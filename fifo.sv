==> flow/design.v <==
module fifo #(
  parameter DATA_W = 8,
  parameter DEPTH_N = 16
)(
  input  logic              clk,
  input  logic              rst_n,
  input  logic [DATA_W-1:0] wr_data,
  input  logic              wr_stb,
  input  logic              rd_stb,
  output logic [DATA_W-1:0] rd_data,
  output logic              empty,
  output logic              full
); 
localparam N = $clog2(DEPTH_N);
logic [DEPTH_N-1:0][DATA_W-1:0] fifo;
logic                     [N:0] wr_ptr;
logic                     [N:0] rd_ptr;
assign full   = (rd_ptr[N] != wr_ptr[N]) && (rd_ptr[N-1:0] == wr_ptr[N-1:0]);
assign empty  = (rd_ptr == wr_ptr);
always_ff @ (posedge clk or negedge rst_n)
  if(!rst_n) begin
    fifo   <= '0;
    wr_ptr <= '0;
    rd_ptr <= '0;
  end
  else begin
    if(!full && wr_stb) begin
      wr_ptr <= wr_ptr + 1'b1;
      fifo[wr_ptr[N-1:0]] <= wr_data;
    end
    if(!empty && rd_stb) begin
      rd_ptr <= rd_ptr + 1'b1;
    end
  end
assign rd_data = fifo[rd_ptr[N-1:0]];
endmodule
== Reports on fifo ==
What the tools print for fifo, step after step.
Line numbers count from 1 in the design file above.
Operators: Yosys type, input widths -> output width; for muxes data width and select width s.
Cell names lack the library's common part.
The mark -- stands for no value.

* Top module: fifo
* Clock input: clk
* Standard-cell library: sky130hd
* Timing corner: tt_025C_1v80

== Word level ==
Source: Yosys, flattened and elaborated, memories not mapped. Widths are those after wreduce; folded enables and synchronous resets count as part of the registers. Registers that Yosys merges into a memory's read port (data or address) are not register bits. Print and check cells do not count. Equal cells are merged and count once.

* Bits in registers: 138

* Eq/ne operators: 3
* Bitwise logic cells: 3
* Add/subtract/negate cells: 3
* Shift operators: 3
* Reductions and logical operators: 5

{| class="wikitable"
|+ Operators with widths
! kind !! number
|-
| $and 128x128->128 || 1
|-
| $or 128x128->128 || 1
|-
| $shiftx 128x8->8 || 1
|-
| $not 128->128 || 1
|-
| $shift 8x33->128 || 1
|-
| $shift 8x33->128 const A || 1
|-
| $neg 7->33 || 1
|-
| $add 5x1->5 const B || 2
|-
| $eq 5x5->1 || 1
|-
| $eq 4x4->1 || 1
|-
| $logic_and 1x1->1 || 3
|-
| $logic_not 1->1 || 2
|-
| $ne 1x1->1 || 1
|}

== Logic depth ==
Depth = most cells in a row (Yosys ltp): at word level without a register or memory, in the mapped netlist without a sequential cell, where the memories' decode and read muxes count.

* Word-level depth: 5
* ABC_AREA: 0
* Depth in mapped cells: 9
* Mapped depth without buffers: 6

== After synthesis ==
The flow's flattened synthesis, as Yosys stat reports it; memories are mapped. The netlist is that of the ABC_AREA named above (0 if unset); the other value can give another one.
Totals and module areas in this step are rounded.

{| class="wikitable"
|+ Cells by type
! cell type !! number
|-
| dfrtp_1 || 138
|-
| mux2_2 || 129
|-
| mux4_2 || 32
|-
| xnor2_1 || 12
|-
| a2111oi_4 || 3
|-
| mux2i_1 || 8
|-
| clkbuf_1 || 18
|-
| a211oi_1 || 8
|-
| a21oi_1 || 12
|-
| o2111ai_2 || 4
|-
| nor2b_1 || 9
|-
| buf_2 || 10
|-
| ha_1 || 4
|-
| o211ai_2 || 3
|-
| o2111a_1 || 3
|-
| buf_4 || 4
|-
| o211ai_1 || 4
|-
| xor2_1 || 3
|}

Not listed: further types 23, cells in them 37.

* Flip-flop cells: 138
* Buffer cells: 34
* Cell area after synthesis: 6710 µm²
* Standard cells after synthesis: 441
* Area of sequential cells: 3450 µm²

== Worst setup path after synthesis ==
Source: OpenSTA report_checks on the synthesized netlist (no wires, ideal clock, input and output delay 20% of the period each), path of least setup slack; recovery checks are left aside. Register names are those of the netlist, which keeps one name where synthesis merged equal registers.

* Kind: register -> register
* Start: reg wr_ptr[0]
* End: reg fifo
* Data required time: 2735 ps
* Path buffers: 3
* Period: 2860 ps
* Setup slack: 303 ps
* Arrival: 2432 ps
* Path delay: 2557 ps
* Library setup time: 125 ps
* Driving pins on the path: 10
* Period reached after synthesis: 2557 ps

"path delay" is the arrival time less input delay plus setup time.
"driving pins on the path" counts driving pins, that of a launching flip-flop among them; a cell with two outputs on the path counts twice.
"period reached after synthesis" = period - worst setup slack (recovery checks aside). The figure is calculated, with input and output delays left at 20% of the set period.
An end named without its bit number is one bit of that signal or, where synthesis recoded a state register, one of its new flip-flops.
The rows between start and end are the longest chain of elaborated cells between them; the timing report does not say that the signal goes this way. Where chains are equally long, one stands for them.
A line is the first line of the expression or statement that the cell stems from. Yosys adds cells for indexed reads and writes and turns some case tables into memories.

* Path through: dfrtp_1 -> buf_2 -> nor3_1 -> ha_1 -> buf_2 -> inv_2 -> or3_1 -> clkbuf_1 -> a2111oi_4 -> mux2_2
* Cells in the longest elaborated chain: 5
* Elaborated cells between the ends (all ways): 10
* Source lines of those cells: 3
* Classes of those cells: 1 x add/sub; 1 x eq/ne; 2 x shift; 3 x logic; 3 x reduce/logical

{| class="wikitable"
|+ RTL lines, path post-synthesis
! what !! RTL line !! text
|-
| from (decl) || 16 || <nowiki>logic                     [N:0] wr_ptr;</nowiki>
|-
| from (assign) || 23 || <nowiki>wr_ptr <= '0;</nowiki>
|-
| from (assign) || 28 || <nowiki>wr_ptr <= wr_ptr + 1'b1;</nowiki>
|-
| $neg 7->33 || 29 || <nowiki>fifo[wr_ptr[N-1:0]] <= wr_data;</nowiki>
|-
| $shift 8x33->128 || 29 ||
|-
| $not 128->128 || 29 ||
|-
| $and 128x128->128 || 29 ||
|-
| $or 128x128->128 || 29 ||
|-
| to (assign) || 22 || <nowiki>fifo   <= '0;</nowiki>
|-
| to (assign) || 29 ||
|-
| to (decl) || 15 || <nowiki>logic [DEPTH_N-1:0][DATA_W-1:0] fifo;</nowiki>
|}

== Timing after layout ==
Path of least setup slack in the final report of run A (OpenROAD, finished layout, wires in). Where an end is a register, its clock arrival counts in the times.
The report prints the path's times to 10 ps; the period is as set.

* Kind: register -> output
* Start: reg rd_ptr[0]
* End: out rd_data[5]
* Arrival: 2150 ps
* Setup slack: 340 ps
* Data required time: 2490 ps
* Output delay: 620 ps
* Path buffers: 3
* Period: 3110 ps
* Driving pins on the path: 7

The rows between start and end are the longest chain of elaborated cells between them; the timing report does not say that the signal goes this way. Where chains are equally long, one stands for them.

* Path through: dfrtp_2 -> buf_6 -> buf_16 -> mux4_2 -> a211oi_2 -> a21oi_2 -> buf_2
* Cells in the longest elaborated chain: 1
* Elaborated cells between the ends (all ways): 1
* Source lines of those cells: 1
* Classes of those cells: 1 x shift

{| class="wikitable"
|+ RTL lines, path after layout
! what !! RTL line !! text
|-
| from (decl) || 17 || <nowiki>logic                     [N:0] rd_ptr;</nowiki>
|-
| from (assign) || 24 || <nowiki>rd_ptr <= '0;</nowiki>
|-
| from (assign) || 32 || <nowiki>rd_ptr <= rd_ptr + 1'b1;</nowiki>
|-
| $shiftx 128x8->8 || 35 || <nowiki>assign rd_data = fifo[rd_ptr[N-1:0]];</nowiki>
|-
| to (decl) || 10 || <nowiki>output logic [DATA_W-1:0] rd_data,</nowiki>
|}

Appendix: measured runs

Measured data: module fifo, platform sky130hd, 2 stored runs of the flow under differing settings, order arbitrary. Input and output delays are each 20% of the period that was set; the output load is 0.01 pF.
"achieved clock period" = clock period - worst setup slack. The figure is calculated, with input and output delays left at 20% of the set period.
"power" rests on the timing tool's default activity at the inputs, not on a simulated workload.
The results are shown rounded.

Run A
==> flow/run.sh <==
#!/bin/bash
# the make line also repeats the synthesis and layout settings of config.mk as NAME=value (left out here)
make -C /OpenROAD-flow-scripts/flow DESIGN_CONFIG=/design/flow/config.mk WORK_HOME=/design/flow/orfs CLKGATE_MAP_FILE= finish
==> flow/config.mk <==
export PLATFORM = sky130hd
export DESIGN_NAME = fifo
export DESIGN_NICKNAME = fifo
export VERILOG_FILES = /design/flow/design.v
export SDC_FILE = /design/flow/constraint.sdc
export NUM_CORES = 4
export LEC_CHECK = 0
export CAP_MARGIN = 35
export CELL_PAD_IN_SITES_GLOBAL_PLACEMENT = 1
export CORE_ASPECT_RATIO = 1.14
export CORE_MARGIN = 2
export CORE_UTILIZATION = 48
export CTS_CLUSTER_DIAMETER = 257
export PLACE_DENSITY_LB_ADDON = 0.12
export SETUP_SLACK_MARGIN = 0.79
export SLEW_MARGIN = 20
==> flow/constraint.sdc <==
create_clock -name core_clock -period 3.11 [get_ports {clk}]
set_input_delay 0.6220 -clock core_clock [delete_from_list [all_inputs] [get_ports {clk}]]
set_output_delay 0.6220 -clock core_clock [all_outputs]
set_load 0.01 [all_outputs]

==> results of run A <==
chip area after synthesis (Yosys): 6710 µm²
die area: 14900 µm²
standard-cell area of the final layout: 8620 µm²
utilization: 0.626
worst setup slack after layout: 340 ps
total negative slack: 0 ps
power: 10.3 mW
achieved clock period: 2770 ps

Run B
==> flow/run.sh <==
#!/bin/bash
# the make line also repeats the synthesis and layout settings of config.mk as NAME=value (left out here)
make -C /OpenROAD-flow-scripts/flow DESIGN_CONFIG=/design/flow/config.mk WORK_HOME=/design/flow/orfs CLKGATE_MAP_FILE= finish
==> flow/config.mk <==
export PLATFORM = sky130hd
export DESIGN_NAME = fifo
export DESIGN_NICKNAME = fifo
export VERILOG_FILES = /design/flow/design.v
export SDC_FILE = /design/flow/constraint.sdc
export NUM_CORES = 4
export LEC_CHECK = 0
export CAP_MARGIN = 20
export CORE_MARGIN = 2
export CORE_UTILIZATION = 40
export SLEW_MARGIN = 20
==> flow/constraint.sdc <==
create_clock -name core_clock -period 4.3 [get_ports {clk}]
set_input_delay 0.8600 -clock core_clock [delete_from_list [all_inputs] [get_ports {clk}]]
set_output_delay 0.8600 -clock core_clock [all_outputs]
set_load 0.01 [all_outputs]

==> results of run B <==
chip area after synthesis (Yosys): 6710 µm²
die area: 17800 µm²
standard-cell area of the final layout: 7680 µm²
utilization: 0.466
worst setup slack after layout: 468 ps
total negative slack: 0 ps
power: 6.41 mW
achieved clock period: 3832 ps
